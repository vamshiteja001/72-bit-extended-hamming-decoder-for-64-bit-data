==> flow/design.v <==
`timescale 1ns / 1ps
module ExtendedHammingDecoder(
    input wire clk,
    input wire reset,
    input wire serial_in,        
    output reg [63:0] data_out,  
    output reg error_detected,   
    output reg error_corrected,  
    output reg frequent_errors   
);
    parameter TOTAL_BITS = 72;  
    reg [TOTAL_BITS-1:0] data_register;  
    reg [6:0] bit_count;  
    reg [6:0] correctable_errors_history;    
    reg [6:0] non_correctable_errors_history;  
    reg [6:0] H[6:0];  
    initial begin
        H[0] = 7'b1010101;  
        H[1] = 7'b1100110;
        H[2] = 7'b1111000;
        H[3] = 7'b1111111;  
        H[4] = 7'b1011011;
        H[5] = 7'b1101101;
        H[6] = 7'b1001100;
    end
    integer i;  
    function integer count_set_bits(input reg [6:0] bits);
        integer count, j;
        begin
            count = 0;
            for (j = 0; j < 7; j = j + 1) begin
                if (bits[j] == 1'b1)
                    count = count + 1;
            end
            count_set_bits = count;
        end
    endfunction
    always @(posedge clk or posedge reset) begin
        if (reset) begin
            data_register <= 0;
            bit_count <= 0;
            data_out <= 0;
            error_detected <= 0;
            error_corrected <= 0;
            frequent_errors <= 0;
            correctable_errors_history <= 0;
            non_correctable_errors_history <= 0;
        end else if (bit_count < TOTAL_BITS) begin
            data_register <= {data_register[TOTAL_BITS-2:0], serial_in};  
            bit_count <= bit_count + 1;
        end else begin
            perform_error_check(data_register);
            correctable_errors_history <= (correctable_errors_history << 1) | error_corrected;
            non_correctable_errors_history <= (non_correctable_errors_history << 1) | (error_detected & ~error_corrected);
            frequent_errors <= (count_set_bits(correctable_errors_history) >= 4) ||
                               (count_set_bits(non_correctable_errors_history) >= 3);
            bit_count <= 0;
        end
    end
    task perform_error_check(input [TOTAL_BITS-1:0] codeword);
        integer i;
        reg [6:0] syndrome;
        begin
            syndrome = 0;
            for (i = 0; i < 7; i=i+1) begin
                syndrome[i] = ^ (codeword & H[i]);
            end
            if (syndrome != 0) begin
                error_detected <= 1;
                if (syndrome < TOTAL_BITS) begin
                    codeword[syndrome - 1] = ~codeword[syndrome - 1];  
                    error_corrected <= 1;
                end else begin
                    error_corrected <= 0;  
                end
            end else begin
                error_detected <= 0;
                error_corrected <= 0;
            end
            data_out <= codeword[TOTAL_BITS-1:8];  
        end
    endtask
endmodule
* Reports on ExtendedHammingDecoder *
Tool output for the design above, in the order of the flow.
Line numbers count from 1 in the design file above.
Cell names lack the library's common part.
Not given: --

design
  top module = ExtendedHammingDecoder
  clock port = clk
  standard-cell library = sky130hd
  corner = tt_025C_1v80

* Word level *
Source: Yosys, flattened and elaborated, memories not mapped. Widths are those after wreduce. Registers that Yosys merges into a memory's read port (data or address) are not register bits. Print and check cells do not count. Equal cells are merged and count once.
Memory sizes are those after Yosys's memory passes, which may raise the word count (mostly to a power of two), join words into wider ones and drop unused or constant bits.

storage and ports
  bits in latches = 0
  memories = 1
  RAM bits = 0
  memory bits (read-only) = 48
  cells after elaboration = 89
  output and inout port bits = 67
  bits in registers = 160
  bits of input ports = 3

cells by class
  bitwise operators = 15
  $mul = 0
  equal/unequal tests = 0
  muxes and demuxes = 34
  reduce/logical cells = 9
  shift-type cells = 3
  $add $sub $neg = 15
  magnitude comparators = 4
  divide/modulo/power cells = 0

memories
  memory  words  width  RTL line  source
  H       8      6      16        reg [6:0] H[6:0];

operators with widths
  operator                                                                               count
  32-bit 2-to-1 mux                                                                      26
  72-bit by 7-bit AND with 72-bit output                                                 7
  72-bit parity                                                                          7
  32-bit by 2-bit adder with 32-bit output (second input constant)                       12
  72-bit 2-to-1 mux                                                                      2
  1-bit by 33-bit variable shift with 72-bit output                                      1
  1-bit by 33-bit variable shift with 72-bit output (first input constant)               1
  72-bit AND                                                                             1
  72-bit OR                                                                              1
  72-bit by 8-bit indexed select with 1-bit output                                       1
  72-bit inverter                                                                        1
  32-bit negation with 33-bit output                                                     1
  32-bit by 3-bit greater-or-equal comparator with 1-bit output (second input constant)  1
  32-bit by 4-bit greater-or-equal comparator with 1-bit output (second input constant)  1
  7-bit < comparator (second input constant)                                             2
  7-bit by 1-bit subtractor with 8-bit output (second input constant)                    1
  1-bit by 7-bit AND with 7-bit output                                                   1
  1-bit inverter with 7-bit output                                                       1
  7-bit by 1-bit adder with 7-bit output (second input constant)                         1
  7-bit by 1-bit OR with 7-bit output                                                    1
  7-bit OR                                                                               1
  7-bit nonzero test                                                                     1
  7-bit 2-to-1 mux                                                                       1
  1-bit 2-to-1 mux                                                                       5
  1-bit logical OR                                                                       1
  1-bit inverter                                                                         1

* Depth *
Depth = most cells in a row (Yosys ltp): at word level without a register or memory, in the mapped netlist without a sequential cell, where the memories' decode and read muxes count.

depth
  depth in word-level cells = 22
  ABC_AREA = 0
  gate-level depth with buffers = 18
  mapped depth without buffers = 17

* After synthesis *
The flow's flattened synthesis, as Yosys stat reports it; memories are mapped. The netlist is that of the ABC_AREA named above (0 if unset); the other value can give another one.

mapped netlist
  flip-flops = 160
  chip area (Yosys) = 9,670.5 um2
  cell count = 1,080
  area of sequential cells = 4,003.8 um2
  buffers = 74

cells by type
  cell      count  area in all (um2)
  dfrtp_1   160    4,003.84
  nand2_1   283    1.06E+03
  a31oi_1   46     287.776
  ha_1      23     287.776
  a21oi_1   50     250.24
  mux2i_1   25     250.24
  o21ai_0   44     220.211
  nand3_1   36     180.173
  xnor2_1   20     175.168
  xnor2_4   6      165.158
  clkbuf_1  42     157.651
  nor2_1    42     157.651
  xor2_1    17     148.893
  o41ai_1   16     140.134
  a211oi_1  17     127.622
  o31ai_1   15     112.608
  and3_1    17     106.352
  nand4_1   15     93.84

Not listed: further types 66, cells in them 206.

* Path before layout *
OpenSTA on the mapped netlist: ideal clock, no wires. The path of least setup slack (recovery checks aside). Input and output delay are each 20% of the period. Register names are those of the netlist, which keeps one name where synthesis merged equal registers.

timing path post-synthesis
  path kind = reg2reg
  start = register data_register[6]
  end = register data_out[21]
  required time = 4.301 ns
  period = 4.45 ns
  setup time = 0.149 ns
  time at the first pin = 0.000 ns
  slack = -0.031 ns
  driving pins on the path = 19
  arrival time = 4.332 ns
  buffers on the path = 6
  path delay = 4.481 ns
  period reached after synthesis = 4.481 ns

"path delay" is the arrival time less input delay plus setup time.
"driving pins on the path": output pins that drive a net of the path, with the launching flip-flop's if there is one; two outputs of one cell count as two.
"period reached after synthesis" = period - worst setup slack (recovery checks aside). The figure is calculated, with input and output delays left at 20% of the set period.
The rows between start and end are the longest chain of elaborated cells between them; the timing report does not say that the signal goes this way. Where chains are equally long, one stands for them.
Each line given opens the expression or statement behind the cell; cells for indexed reads and writes are added by Yosys, which also makes memories of some case tables.

on the way, post-synthesis
  cells stage by stage = dfrtp_1 > buf_6 > xnor2_4 > xnor2_4 > inv_4 > buf_6 > ha_1 > clkbuf_1 > nor4_1 > nand2_1 > ha_1 > or4_1 > buf_6 > a211oi_4 > buf_6 > buf_12 > nand4_1 > a31oi_1 > o31ai_1
  length of the longest elaborated chain = 10
  elaborated cells between the ends (all ways) = 27
  RTL lines with such cells = 4
  those cells by class = 2 x add/sub; 1 x compare; 3 x shift; 2 x mux; 11 x logic; 8 x reduce/logical

ends and longest elaborated chain, post-synthesis
  element                                            RTL line  source
  start: declaration                                 12        reg [TOTAL_BITS-1:0] data_register;
  start: assignment                                  40        data_register <= 0;
  start: assignment                                  49        data_register <= {data_register[TOTAL_BITS-2:0], serial_in};
  72-bit by 7-bit AND with 72-bit output             66        syndrome[i] = ^ (codeword & H[i]);
  72-bit parity                                      66
  7-bit by 1-bit subtractor with 8-bit output        71        codeword[syndrome - 1] = ~codeword[syndrome - 1];
  32-bit negation with 33-bit output                 71
  1-bit by 33-bit variable shift with 72-bit output  71
  72-bit inverter                                    71
  72-bit AND                                         71
  72-bit OR                                          71
  72-bit 2-to-1 mux                                  70        if (syndrome < TOTAL_BITS) begin
  72-bit 2-to-1 mux                                  68        if (syndrome != 0) begin
  end: assignment                                    42        data_out <= 0;
  end: declaration                                   6         output reg [63:0] data_out,

* Timing after layout *
Path of least setup slack in the final report of run 1 (OpenROAD, finished layout, wires in). Where an end is a register, its clock arrival counts in the times.

timing path post-layout
  path kind = reg2reg
  start = register data_register[6]
  end = register data_out[16]
  setup time = 0.11 ns
  period = 8.73 ns
  arrival time = 6.28 ns
  slack = 2.78 ns
  time at the first pin = 0.43 ns
  driving pins on the path = 13
  buffers on the path = 0
  required time = 9.05 ns

The rows between start and end are the longest chain of elaborated cells between them; the timing report does not say that the signal goes this way. Where chains are equally long, one stands for them.

on the way, post-layout
  cells stage by stage = dfrtp_1 > xnor2_4 > xnor2_4 > inv_4 > ha_1 > nor4_1 > nand2_1 > ha_1 > or4_1 > a211oi_4 > and4_2 > o21ai_0 > a31o_2
  length of the longest elaborated chain = 10
  elaborated cells between the ends (all ways) = 27
  RTL lines with such cells = 4
  those cells by class = 2 x add/sub; 1 x compare; 3 x shift; 2 x mux; 11 x logic; 8 x reduce/logical

ends and longest elaborated chain, post-layout
  element                                            RTL line  source
  start: declaration                                 12        reg [TOTAL_BITS-1:0] data_register;
  start: assignment                                  40        data_register <= 0;
  start: assignment                                  49        data_register <= {data_register[TOTAL_BITS-2:0], serial_in};
  72-bit by 7-bit AND with 72-bit output             66        syndrome[i] = ^ (codeword & H[i]);
  72-bit parity                                      66
  7-bit by 1-bit subtractor with 8-bit output        71        codeword[syndrome - 1] = ~codeword[syndrome - 1];
  32-bit negation with 33-bit output                 71
  1-bit by 33-bit variable shift with 72-bit output  71
  72-bit inverter                                    71
  72-bit AND                                         71
  72-bit OR                                          71
  72-bit 2-to-1 mux                                  70        if (syndrome < TOTAL_BITS) begin
  72-bit 2-to-1 mux                                  68        if (syndrome != 0) begin
  end: assignment                                    42        data_out <= 0;
  end: declaration                                   6         output reg [63:0] data_out,

FLOW RESULTS
============

ExtendedHammingDecoder through Yosys and OpenROAD on sky130hd: 2 stored runs, unordered, with their settings and measured results. The constraints put input and output delay at 20% of the set period each and load the outputs with 0.01 pF.
"achieved period": clock period set for the run, less the worst setup slack. It is reckoned from that one timing run; input and output delays stay at 20% of the period that was set.
"time used up by the worst setup path": the worst setup path's part of the clock period (all of it between registers, 20% less for each end at a port) less its slack. A launch clock that arrives late makes it longer, a capture clock that arrives late makes it shorter.
"total power of the final layout" is the tool's figure for a default switching activity; nothing was simulated.
Settings: n/a = not set for that run.
A result given as n/a is not shown for that run.

item                                       run 1     run 2
period_ns                                  8.73      6.92
CORE_UTILIZATION                           51        58
SETUP_SLACK_MARGIN                         0.5       n/a
PLACE_DENSITY                              0.69      0.49
CELL_PAD_IN_SITES_DETAIL_PLACEMENT         1         2
TNS_END_PERCENT                            95        n/a
GPL_ROUTABILITY_DRIVEN                     0         1
CAP_MARGIN                                 20        20
CORE_MARGIN                                2         2
SLEW_MARGIN                                20        0
ABC_AREA                                   n/a       0
CTS_CLUSTER_DIAMETER                       n/a       295
MIN_ROUTING_LAYER                          n/a       met2
standard-cell area after routing (um2)     10,954.3  n/a
worst setup slack after layout (ns)        2.777     n/a
achieved period (ns)                       5.953     n/a
die footprint (um2)                        20,078.9  n/a
sum of negative setup slack (ns)           0.000     n/a
time used up by the worst setup path (ns)  5.95      n/a
worst setup path type                      reg2reg   n/a
total power of the final layout (mW)       2.192     n/a
netlist area reported by Yosys (um2)       9,670.5   n/a
post-layout utilization                    0.588     n/a
smallest hold slack (ns)                   0.465     n/a

Run 2: no final report: placement broke off with DPL-0033
